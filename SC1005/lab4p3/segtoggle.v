==> flow/design.v <==
`timescale 1ns / 1ps
module segtoggle(
    input [3:0] a,
    input [3:0] b,
    input clk,
    input rst,
    input sel,
    output [6:0] seg_L, 
    output reg [3:0] anode_L     
    );
	wire [1:0] seg7_clk;
    wire [7:0] x, res;
	reg [19:0] count;      
    reg [3:0] selnum;
    reg [6:0] seg_H; 
    always@(posedge(clk))
	   if (rst)         
		  count <= 20'b0;
	   else
		  count <= count+1'b1;
	assign seg7_clk = count[19:18];	   
	assign x = (sel) ? {benchNo_10, benchNo_1} : res;
    always @ *          
    begin
        anode_L=4'b1111;        
        case (seg7_clk)    
            	2'd0 :  begin
                        anode_L=4'b1110;
                        selnum = x[3:0];
                    end
            	2'd1 :  begin
                        anode_L=4'b1101;
                        selnum = x[7:4];
                    end
            	2'd2 :  begin
                        anode_L=4'b1111;     
                        selnum = 4'd0;
                    end
            	2'd3 :  begin
                        anode_L=4'b1111;     
                        selnum = 4'd0;
                    end
        endcase
    end
    wire [3:0] benchNo_10 = 4'd0;   
    wire [3:0] benchNo_1 = 4'd4;    
    assign res = a * b;    
always @*
begin
    case(selnum)
    4'd0: seg_H=7'b011_1111;
    4'd1: seg_H=7'b000_0110;
    4'd2: seg_H=7'b101_1011;
    4'd3: seg_H=7'b100_1111;
    4'd4: seg_H=7'b110_0110;
    4'd5: seg_H=7'b110_1101;
    4'd6: seg_H=7'b111_1101;
    4'd7: seg_H=7'b000_0111;
    4'd8: seg_H=7'b111_1111;
    4'd9: seg_H=7'b110_1111;
    4'd10: seg_H=7'b111_0111;
    4'd11: seg_H=7'b111_1100;
    4'd12: seg_H=7'b011_1001;
    4'd13: seg_H=7'b101_1110;
    4'd14: seg_H=7'b111_1001;
    4'd15: seg_H=7'b111_0001;
    default: seg_H=7'b000_0000;
    endcase
end
    assign seg_L = ~seg_H;
endmodule
From RTL to reports: segtoggle

Tool output for the design above, in the order of the flow.
Line numbers count from 1 in the design file above.
Cell names lack the library's common part.
Not given: n/a

Design top: segtoggle
Clock port: clk
Cell library: sky130hd
Library corner: tt_025C_1v80

Word-level counts

Yosys after proc, flatten, opt, wreduce and memory -nomap, before mapping. Enables and synchronous resets that opt folds into registers are not counted as muxes. Memory bits, and registers merged into a memory's read port (data or address), are not among the register bits. Print and check cells are not counted. Equal cells are merged and count once.
Memory sizes are those after Yosys's memory passes, which may raise the word count (mostly to a power of two), join words into wider ones and drop unused or constant bits.

$add $sub $neg: 1
Multipliers: 1
Equal/unequal tests: 3
Multiplexer cells: 3
Bitwise logic cells: 1
Reductions and logical operators: 2

Operator list:

| operator                                                 | count |
| 4-bit by 4-bit multiplier with 8-bit output              | 1 |
| 4-bit case mux with 3-bit select                         | 2 |
| 20-bit by 1-bit adder with 20-bit output with constant B | 1 |
| 8-bit two-way mux                                        | 1 |
| 7-bit NOT                                                | 1 |
| 2-bit == test with constant B                            | 2 |
| 2-bit by 1-bit == test with 1-bit output with constant B | 1 |
| 2-bit logical NOT                                        | 1 |
| 2-bit OR reduction                                       | 1 |

Register bits after elaboration: 20
Memory bits (read-only): 112
Memories: 1
Word-level cells: 13

Memory list:

| name            | depth | width | rd ports | write ports | RTL line | text |
| (no name shown) | 16    | 7     | 1        | 0           | 50       | `case(selnum)` |

Longest topological paths

Yosys ltp: most cells in a row. Word level: on the elaborated netlist, between registers, memories and ports. Mapped: between sequential cells and ports; inverters and the memories' decode and read muxes count.

Word-level depth: 3
ABC_AREA: 0
Depth in mapped cells: 15

Netlist

Yosys stat after the flow's synthesis: flattened, memories mapped to cells. It holds for the ABC_AREA given above (unset counts as 0); a run with the other value may have another netlist.
The area totals of this step are shown rounded.

Cell count: 196
Cell area after synthesis: 1660 µm²
Sequential part of the area: 400 µm²
Mapped flip-flops: 20

Cells by type:

| cell    | count | area in all (µm²) |
| dfxtp_1 | 20    | 400.384 |
| ha_1    | 20    | 250.24 |
| nor2_1  | 24    | 90.086 |
| fa_1    | 4     | 80.077 |
| xnor2_1 | 9     | 78.826 |
| xor2_1  | 9     | 78.826 |
| nand2_1 | 19    | 71.318 |
| and2_1  | 9     | 56.304 |
| nand3_1 | 9     | 45.043 |
| and3_1  | 6     | 37.536 |
| a21oi_1 | 7     | 35.034 |
| inv_1   | 9     | 33.782 |
| a21o_1  | 4     | 30.029 |
| or3_1   | 4     | 25.024 |
| buf_6   | 2     | 22.522 |
| mux2_2  | 2     | 22.522 |
| nor4_4  | 1     | 21.27 |
| mux2i_1 | 2     | 20.019 |

Other cell types: 25; their cells: 36.

Path before layout

OpenSTA on the mapped netlist: ideal clock, no wires. The path of least setup slack (recovery checks aside). Input and output delay are each 20% of the period. Register names are those of the netlist, which keeps one name where synthesis merged equal registers.

Path type: input to output
Start point: input port b[3]
End point: output port seg_L[1]
Period: 5.12 ns
External output delay: 1.024 ns
Launch time at the first pin: 1.024 ns
Arrival time: 4.223 ns
Data required time: 4.096 ns
Setup slack: -0.127 ns
Path delay: 3.199 ns
Stages on the path: 13
Buffers on the path: 0
Period reached after synthesis: 5.247 ns

"path delay" is the arrival time less input delay plus setup time.
A path that ends at an output port has no setup time.
"stages on the path": output pins that drive a net of the path, with the launching flip-flop's if there is one; two outputs of one cell count as two.
"period reached after synthesis" is the clock period less the worst setup slack; recovery checks do not enter. This is arithmetic on one report: input and output delays are still those of the set period (20% each).
Between the ends stands the longest chain of elaborated cells between them, by number of cells; it is not shown to be the way that was timed. Of several equally long chains one is given.
A line is the first line of the expression or statement that the cell stems from. Yosys adds cells for indexed reads and writes and turns some case tables into memories.
The chain passes a memory read, where the word-level depth is cut; so it can be longer than that depth.

Cells stage by stage: nand2_1 fa_1 inv_1 fa_1 inv_1 fa_1 xnor2_1 a21oi_1 nor3_1 inv_1 ha_1 mux2_2 o21ai_1
Length of the longest elaborated chain: 5
Elaborated cells between the ends (all ways): 5
RTL lines with such cells: 5

Ends and longest elaborated chain, after synthesis:

| what                                        | RTL line | text |
| start: declaration                          | 4        | `input [3:0] b,` |
| 4-bit by 4-bit multiplier with 8-bit output | 47       | `assign res = a * b;` |
| 8-bit two-way mux                           | 22       | `assign x = (sel) ? {benchNo_10, benchNo_1} : res;` |
| 4-bit case mux with 3-bit select            | 26       | `case (seg7_clk)` |
| memory 16 x 7 bit                           | 50       | `case(selnum)` |
| 7-bit NOT                                   | 70       | `assign seg_L = ~seg_H;` |
| end: declaration                            | 8        | `output [6:0] seg_L,` |

Worst path after layout

Path of least setup slack in the final report of stored run 2 (OpenROAD, finished layout, wires in). Where an end is a register, its clock arrival counts in the times.

Path type: input to output
Start point: input port a[2]
End point: output port seg_L[3]
Period: 6.82 ns
External output delay: 1.36 ns
Launch time at the first pin: 1.36 ns
Arrival time: 4.35 ns
Data required time: 5.46 ns
Setup slack: 1.11 ns
Stages on the path: 17
Buffers on the path: 2

Between the ends stands the longest chain of elaborated cells between them, by number of cells; it is not shown to be the way that was timed. Of several equally long chains one is given.
The chain passes a memory read, where the word-level depth is cut; so it can be longer than that depth.

Cells stage by stage: buf_8 nand2_8 fa_1 inv_1 fa_1 ha_1 a21o_1 a21oi_2 xnor2_1 mux2_4 nand2_4 inv_4 ha_4 nand2_2 a21oi_1 a311o_1 buf_2
Length of the longest elaborated chain: 5
Elaborated cells between the ends (all ways): 5
RTL lines with such cells: 5

Ends and longest elaborated chain, post-layout:

| what                                        | RTL line | text |
| start: declaration                          | 3        | `input [3:0] a,` |
| 4-bit by 4-bit multiplier with 8-bit output | 47       | `assign res = a * b;` |
| 8-bit two-way mux                           | 22       | `assign x = (sel) ? {benchNo_10, benchNo_1} : res;` |
| 4-bit case mux with 3-bit select            | 26       | `case (seg7_clk)` |
| memory 16 x 7 bit                           | 50       | `case(selnum)` |
| 7-bit NOT                                   | 70       | `assign seg_L = ~seg_H;` |
| end: declaration                            | 8        | `output [6:0] seg_L,` |

Design segtoggle on sky130hd. What follows are 2 stored runs of the flow, each under its own settings; their order means nothing. The constraints put input and output delay at 20% of the set period each and load the outputs with 0.01 pF.
"clock period reached": clock period set for the run, less the worst setup slack. It is reckoned from that one timing run; input and output delays stay at 20% of the period that was set.
"time of the worst setup path" means the part of the period allowed to the worst setup path (the constraints hold back 20% at inputs and 20% at outputs) less its slack; where the path has registers, the arrival times of their clocks count too.
By "power consumption" is meant OpenSTA's value without simulated activity: inputs other than the clock are taken to toggle once in ten clock periods, and the tool carries that through the logic.
Values from the reports are rounded here.

## Stored run 1

==> flow/run.sh <==
#!/bin/bash
# the make line also repeats the synthesis and layout settings of config.mk as NAME=value (left out here)
make -C /OpenROAD-flow-scripts/flow DESIGN_CONFIG=/design/flow/config.mk WORK_HOME=/design/flow/orfs CLKGATE_MAP_FILE= finish
==> flow/config.mk <==
export PLATFORM = sky130hd
export DESIGN_NAME = segtoggle
export DESIGN_NICKNAME = segtoggle
export VERILOG_FILES = /design/flow/design.v
export SDC_FILE = /design/flow/constraint.sdc
export NUM_CORES = 4
export LEC_CHECK = 0
export CAP_MARGIN = 20
export CELL_PAD_IN_SITES_DETAIL_PLACEMENT = 0
export CELL_PAD_IN_SITES_GLOBAL_PLACEMENT = 0
export CORE_MARGIN = 6
export CORE_UTILIZATION = 69
export CTS_CLUSTER_DIAMETER = 299
export GPL_TIMING_DRIVEN = 1
export PLACE_DENSITY_LB_ADDON = 0.01
export SLEW_MARGIN = 20
export TNS_END_PERCENT = 30
==> flow/constraint.sdc <==
create_clock -name core_clock -period 4.12 [get_ports {clk}]
set_input_delay 0.8240 -clock core_clock [delete_from_list [all_inputs] [get_ports {clk}]]
set_output_delay 0.8240 -clock core_clock [all_outputs]
set_load 0.01 [all_outputs]

Stored run 1: no results, routing failed with DPL-0038

## Stored run 2

==> flow/run.sh <==
#!/bin/bash
# the make line also repeats the synthesis and layout settings of config.mk as NAME=value (left out here)
make -C /OpenROAD-flow-scripts/flow DESIGN_CONFIG=/design/flow/config.mk WORK_HOME=/design/flow/orfs CLKGATE_MAP_FILE= finish
==> flow/config.mk <==
export PLATFORM = sky130hd
export DESIGN_NAME = segtoggle
export DESIGN_NICKNAME = segtoggle
export VERILOG_FILES = /design/flow/design.v
export SDC_FILE = /design/flow/constraint.sdc
export NUM_CORES = 4
export LEC_CHECK = 0
export CAP_MARGIN = 20
export CORE_MARGIN = 2
export CORE_UTILIZATION = 29
export GPL_ROUTABILITY_DRIVEN = 0
export HOLD_SLACK_MARGIN = 0.11
export MAX_ROUTING_LAYER = met4
export PLACE_DENSITY_LB_ADDON = 0.18
export SETUP_SLACK_MARGIN = 1.55
export SLEW_MARGIN = 15
export TNS_END_PERCENT = 25
==> flow/constraint.sdc <==
create_clock -name core_clock -period 6.82 [get_ports {clk}]
set_input_delay 1.3640 -clock core_clock [delete_from_list [all_inputs] [get_ports {clk}]]
set_output_delay 1.3640 -clock core_clock [all_outputs]
set_load 0.01 [all_outputs]

| result of stored run 2 | value |
|---|---|
| time of the worst setup path | 2.99 ns |
| class of the worst setup path | input to output |
| full die area | 6330 µm² |
| standard-cell area of the final layout | 2150 µm² |
| power consumption | 313 uW |
| worst hold slack | 0.458 ns |
| smallest setup slack | 1.11 ns |
| sum of negative setup slack | 0.000 ns |
| chip area in the Yosys report | 1660 µm² |
| utilization in the final report | 39.0 % |
| clock period reached | 5.714 ns |
